==> flow/design.v <==
module Urna_module(C1,C2,C3,C4,Nulo,Clock,Digit,Valid,Finish,StatusValido,StatusNulo,Next);
  input wire Clock,Valid,Finish,Next;
  input wire [3:0]Digit;
  output reg [7:0]Nulo = 8'b00000000;
  output reg [7:0]C1 = 8'b00000000;
  output reg [7:0]C2 = 8'b00000000;
  output reg [7:0]C3 = 8'b00000000;
  output reg [7:0]C4 = 8'b00000000;
  output reg StatusValido = 0;
  output reg StatusNulo = 1;
  reg [3:0]Estado = 4'b0000;
always @ (posedge Clock) begin
    if((~Finish * ~Next))begin
        case (Estado)
          4'b0000:  
            begin
              if((Digit[3]==0)&(Digit[2]==0)&(Digit[1]==1)&(Digit[0]==1)&(Valid))begin   
                 Estado <= 4'b0001;
              end
              else if(Valid)begin
                  Estado <= 4'b1000;
              end
            end
          4'b0001:  
            begin
              if((Digit[3]==0)&(Digit[2]==1)&(Digit[1]==0)&(Digit[0]==0)&(Valid))begin     
                 Estado <= 4'b0010;
              end
              else if((Digit[3]==0)&(Digit[2]==1)&(Digit[1]==0)&(Digit[0]==1)&(Valid))begin    
                 Estado <= 4'b0011;
              end
              else if(Valid)begin
                  Estado <= 4'b1000;
              end
            end
          4'b0010:  
            begin
              if((Digit[3]==1)&(Digit[2]==0)&(Digit[1]==0)&(Digit[0]==1)&(Valid))begin    
                 Estado <= 4'b0100;
              end
              else if((Digit[3]==1)&(Digit[2]==0)&(Digit[1]==0)&(Digit[0]==0)&(Valid))begin    
                 Estado <= 4'b0101;
              end
              else if((Digit[3]==0)&(Digit[2]==1)&(Digit[1]==1)&(Digit[0]==1)&(Valid))begin    
                 Estado <= 4'b0110;
              end
              else if(Valid)begin
                  Estado <= 4'b1000;
              end
            end
          4'b0011:  
            begin
              if((Digit[3]==0)&(Digit[2]==0)&(Digit[1]==0)&(Digit[0]==0)&(Valid))begin     
                 Estado <= 4'b0111;
              end
              else if(Valid)begin
                  Estado <= 4'b1000;
              end
            end
          4'b0100:  
            begin
              if((Digit[3]==0)&(Digit[2]==1)&(Digit[1]==0)&(Digit[0]==0)&(Valid))begin     
                 C1 <= C1 + 8'b00000001;        
                 StatusValido <= 1;
					       Estado <= 4'b1001;
              end
              else if(Valid)begin
                  Estado <= 4'b1000;
              end
            end
          4'b0101:  
            begin
              if((Digit[3]==0)&(Digit[2]==1)&(Digit[1]==0)&(Digit[0]==1)&(Valid))begin     
                C2 <= C2 + 8'b00000001;        
                StatusValido <= 1;
					      Estado <= 4'b1001;
              end
              else if(Valid)begin
                  Estado <= 4'b1000;
              end
            end
          4'b0110:  
            begin
              if((Digit[3]==0)&(Digit[2]==0)&(Digit[1]==1)&(Digit[0]==0)&(Valid))begin     
                C3 <= C3 + 8'b00000001;        
                StatusValido <= 1;
					      Estado <= 4'b1001;
              end
              else if(Valid)begin
                  Estado <= 4'b1000;
              end
            end
          4'b0111:  
            begin
              if((Digit[3]==0)&(Digit[2]==1)&(Digit[1]==0)&(Digit[0]==0)&(Valid))begin    
                C4 <= C4 + 8'b00000001;        
                StatusValido <= 1;
					      Estado <= 4'b1001;
              end
              else if(Valid)begin
                  Estado <= 4'b1000;
              end
            end
      	  4'b1000:  
            begin            
              Nulo <= Nulo + 8'b00000001;
              StatusNulo <= 0;
				      Estado <= 4'b1001;
            end
  			  4'b1001:  
    				begin
    				end
        endcase
    end
    if(Next) begin
        StatusValido <= 0;
        StatusNulo <= 1;
        Estado <= 4'b0000;
    end
    if (Finish) begin
        StatusValido <= 0;
        StatusNulo <= 1;
        Nulo <= 8'b00000000;
        C1 <= 8'b00000000;
        C2 <= 8'b00000000;
        C3 <= 8'b00000000;
        C4 <= 8'b00000000;
        Estado <= 4'b0000;
    end
end
endmodule
---- Reports on Urna_module ----
Tool output for the design above, in the order of the flow.
Line numbers count from 1 in the design file above.
Operators carry their Yosys type and port widths (W data, S select, Z words).
A cell with - has no value.
inputs
  top module .............................. Urna_module
  clock port .............................. Clock
  cell library ............................ sky130hd
  library corner .......................... tt_025C_1v80

---- Word level ----
Yosys after proc, flatten, opt, wreduce and memory -nomap, before mapping. Memory bits, and registers merged into a memory's read port (data or address), are not among the register bits. Print and check cells are not counted. Equal cells are merged and count once.
word-level totals
  memory cells ............................ 0
  input bits .............................. 8
  ROM bits ................................ 0
  word width x clocked read ports ......... 0
  elaborated cells ........................ 83
  RAM bits ................................ 0
  output and inout bits ................... 42
  flip-flop bits (word level) ............. 46
  latch bits .............................. 0
operators by class
  shifts and indexed selects .............. 0
  muxes and demuxes ....................... 16
  reduce/logical cells .................... 12
  eq/ne operators ......................... 11
  magnitude comparators ................... 0
  add/sub/neg operators ................... 5
  div/mod/pow operators ................... 0
  multipliers ............................. 1
  bitwise logic cells ..................... 30
operator list
  cell                   count
  $mux W4                11
  $add A8 B1 Y8 const B  5
  $pmux W4 S8            1
  $and A1 B1 Y1          24
  $eq A4 B3 Y1 const B   4
  $reduce_and A3 Y1      4
  $reduce_bool A9 Y1     1
  $eq A4 B2 Y1 const B   2
  $not A1 Y1             6
  $reduce_and A5 Y1      1
  $ne A2 B2 Y1 const B   2
  $reduce_and A2 Y1      2
  $reduce_or A2 Y1       2
  $eq A4 B1 Y1 const B   1
  $eq A4 B4 Y1 const B   1
  $logic_not A4 Y1       1
  $reduce_bool A4 Y1     1
  $pmux W1 S3            1
  $mux W1                3
  $ne A2 B1 Y1 const B   1
  $mul A1 B1 Y1          1

---- Logic depth ----
Yosys ltp: most cells in a row. Word level: on the elaborated netlist, between registers, memories and ports. Mapped: between sequential cells and ports; inverters and the memories' decode and read muxes count.
depth
  depth after elaboration ................. 9
  ABC_AREA ................................ 0
  gate-level depth with buffers ........... 6

---- Mapped cells and area ----
The flow's flattened synthesis, as Yosys stat reports it; memories are mapped. The netlist is that of the ABC_AREA named above (0 if unset); the other value can give another one.
cells by type
  cell type                  count  total area (µm²)
  sky130_fd_sc_hd__dfxtp_1   46     920.883
  sky130_fd_sc_hd__a21oi_1   26     130.125
  sky130_fd_sc_hd__o21ai_0   21     105.101
  sky130_fd_sc_hd__or3_1     16     100.096
  sky130_fd_sc_hd__xor2_1    11     96.342
  sky130_fd_sc_hd__nor2_1    25     93.84
  sky130_fd_sc_hd__nand3_1   15     75.072
  sky130_fd_sc_hd__nand2_1   19     71.318
  sky130_fd_sc_hd__ha_1      5      62.56
  sky130_fd_sc_hd__nand4_1   10     62.56
  sky130_fd_sc_hd__clkbuf_1  14     52.55
  sky130_fd_sc_hd__o31ai_1   7      52.55
  sky130_fd_sc_hd__or4_1     6      45.043
  sky130_fd_sc_hd__mux2i_1   4      40.038
  sky130_fd_sc_hd__nor4bb_1  4      40.038
  sky130_fd_sc_hd__or4_4     3      33.782
  sky130_fd_sc_hd__nor2b_1   5      31.28
  sky130_fd_sc_hd__inv_1     7      26.275
Not listed: further types 32, cells in them 50.
synthesis totals
  area of sequential cells ................ 920.9 µm²
  cell area after synthesis ............... 2437.3 µm²
  flip-flop cells ......................... 46
  cell count .............................. 294

---- Timing after synthesis ----
Source: OpenSTA report_checks on the synthesized netlist (no wires, ideal clock, input and output delay 20% of the period each), path of least setup slack; recovery checks are left aside. Register names are those of the netlist, which keeps one name where synthesis merged equal registers.
path post-synthesis
  kind .................................... input port to flip-flop
  from .................................... input port Finish
  to ...................................... register C4[2]
  time at the first pin ................... 0.566 ns
  required time ........................... 2.760 ns
  path slack .............................. 0.599 ns
  path delay .............................. 1.665 ns
  library setup time ...................... 0.070 ns
  input delay ............................. 0.566 ns
  driving pins on the path ................ 5
  arrival time ............................ 2.161 ns
  clock period ............................ 2.83 ns
  synthesis period reached ................ 2.231 ns
"path delay" = arrival - input delay + setup time.
"driving pins on the path": output pins that drive a net of the path, with the launching flip-flop's if there is one; two outputs of one cell count as two.
"synthesis period reached" = period - worst setup slack (recovery checks aside). The figure is calculated, with input and output delays left at 20% of the set period.
The rows between start and end are the longest chain of elaborated cells between them; the timing report does not say that the signal goes this way. Where chains are equally long, one stands for them.
Each line given opens the expression or statement behind the cell; cells for indexed reads and writes are added by Yosys, which also makes memories of some case tables.
on the way, post-synthesis
  cells stage by stage .................... sky130_fd_sc_hd__buf_2 -> sky130_fd_sc_hd__or3b_1 -> sky130_fd_sc_hd__or4_4 -> sky130_fd_sc_hd__or3b_1 -> sky130_fd_sc_hd__a21oi_1
  length of the longest elaborated chain .. 3
  elaborated cells between the ends (all ways) .. 3
  those cells by class .................... 1 x mul; 1 x logic; 1 x reduce/logical
ends and longest elaborated chain, post-synthesis
  what                line  source
  start: declaration  2     input wire Clock,Valid,Finish,Next;
  $not A1 Y1          13    if((~Finish * ~Next))begin
  $mul A1 B1 Y1       13
  $reduce_and A3 Y1   -
  end: assignment     96    C4 <= C4 + 8'b00000001;
  end: assignment     127   C4 <= 8'b00000000;
  end: declaration    8     output reg [7:0]C4 = 8'b00000000;

---- Worst path after layout ----
From the final timing report of run 1: the path of least setup slack in the routed layout; clock arrival at registers is part of the times.
path post-layout
  kind .................................... input port to flip-flop
  from .................................... input port Digit[2]
  to ...................................... register C1[2]
  path slack .............................. 0.48 ns
  required time ........................... 3.36 ns
  time at the first pin ................... 0.63 ns
  library setup time ...................... 0.07 ns
  arrival time ............................ 2.89 ns
  input delay ............................. 0.63 ns
  driving pins on the path ................ 6
  clock period ............................ 3.14 ns
The rows between start and end are the longest chain of elaborated cells between them; the timing report does not say that the signal goes this way. Where chains are equally long, one stands for them.
on the way, post-layout
  cells stage by stage .................... sky130_fd_sc_hd__clkdlybuf4s50_1 -> sky130_fd_sc_hd__clkbuf_1 -> sky130_fd_sc_hd__nor4b_1 -> sky130_fd_sc_hd__nand4_1 -> sky130_fd_sc_hd__or3_1 -> sky130_fd_sc_hd__a21oi_1
  length of the longest elaborated chain .. 5
  elaborated cells between the ends (all ways) .. 5
  those cells by class .................... 4 x logic; 1 x reduce/logical
ends and longest elaborated chain, post-layout
  what                line  source
  start: declaration  3     input wire [3:0]Digit;
  $and A1 B1 Y1 x4    62    if((Digit[3]==0)&(Digit[2]==1)&(Digit[1]==0)&(Digit[0]==0)&(Valid))begin
  $reduce_and A3 Y1   -
  end: assignment     63    C1 <= C1 + 8'b00000001;
  end: assignment     124   C1 <= 8'b00000000;
  end: declaration    5     output reg [7:0]C1 = 8'b00000000;

Top module Urna_module; platform sky130hd; tools Yosys and OpenROAD; 2 stored runs in no particular order. Input and output delays are each 20% of the period that was set; the output load is 0.01 pF.
"period achieved" means the clock period less the worst setup slack. The figure is calculated, with input and output delays left at 20% of the set period.
"time used up by the worst setup path" = time allowed to the worst setup path (clock period - input delay - output delay, where it has them) - its slack; a late launch clock adds to it, a late capture clock takes from it.
"power consumption" is the tool's figure for a default switching activity; nothing was simulated.

---- run 1 ----
settings
  period_ns = 3.14
  CORE_UTILIZATION = 30
  PLACE_DENSITY_LB_ADDON = 0.25
  GPL_TIMING_DRIVEN = 0
  CAP_MARGIN = 25
  CORE_MARGIN = 2
  SLEW_MARGIN = 20
results
  post-route utilization .................. 40.4 %
  time used up by the worst setup path .... 2.04 ns
  type of the worst setup path ............ input port to flip-flop
  post-synthesis cell area ................ 2437.3 µm²
  die outline area ........................ 8861.4 µm²
  worst setup slack after layout .......... 0.477 ns
  power consumption ....................... 0.001108 W
  sum of negative setup slack ............. 0.000 ns
  period achieved ......................... 2.663 ns

---- run 2 ----
settings
  period_ns = 3.93
  CORE_UTILIZATION = 19
  SETUP_SLACK_MARGIN = 0.57
  PLACE_DENSITY = 0.9
  CELL_PAD_IN_SITES_GLOBAL_PLACEMENT = 0
  GPL_TIMING_DRIVEN = 0
  GPL_ROUTABILITY_DRIVEN = 1
  CTS_CLUSTER_DIAMETER = 208
  MIN_ROUTING_LAYER = met1
  CAP_MARGIN = 20
  CORE_MARGIN = 2
  SLEW_MARGIN = 20
results
  post-synthesis cell area ................ 2437.3 µm²
  sum of negative setup slack ............. 0.000 ns
  die outline area ........................ 13749.9 µm²
  period achieved ......................... 2.825 ns
  worst setup slack after layout .......... 1.105 ns
  time used up by the worst setup path .... 2.04 ns
  type of the worst setup path ............ input port to flip-flop
  post-route utilization .................. 26.3 %
  power consumption ....................... 0.001007 W
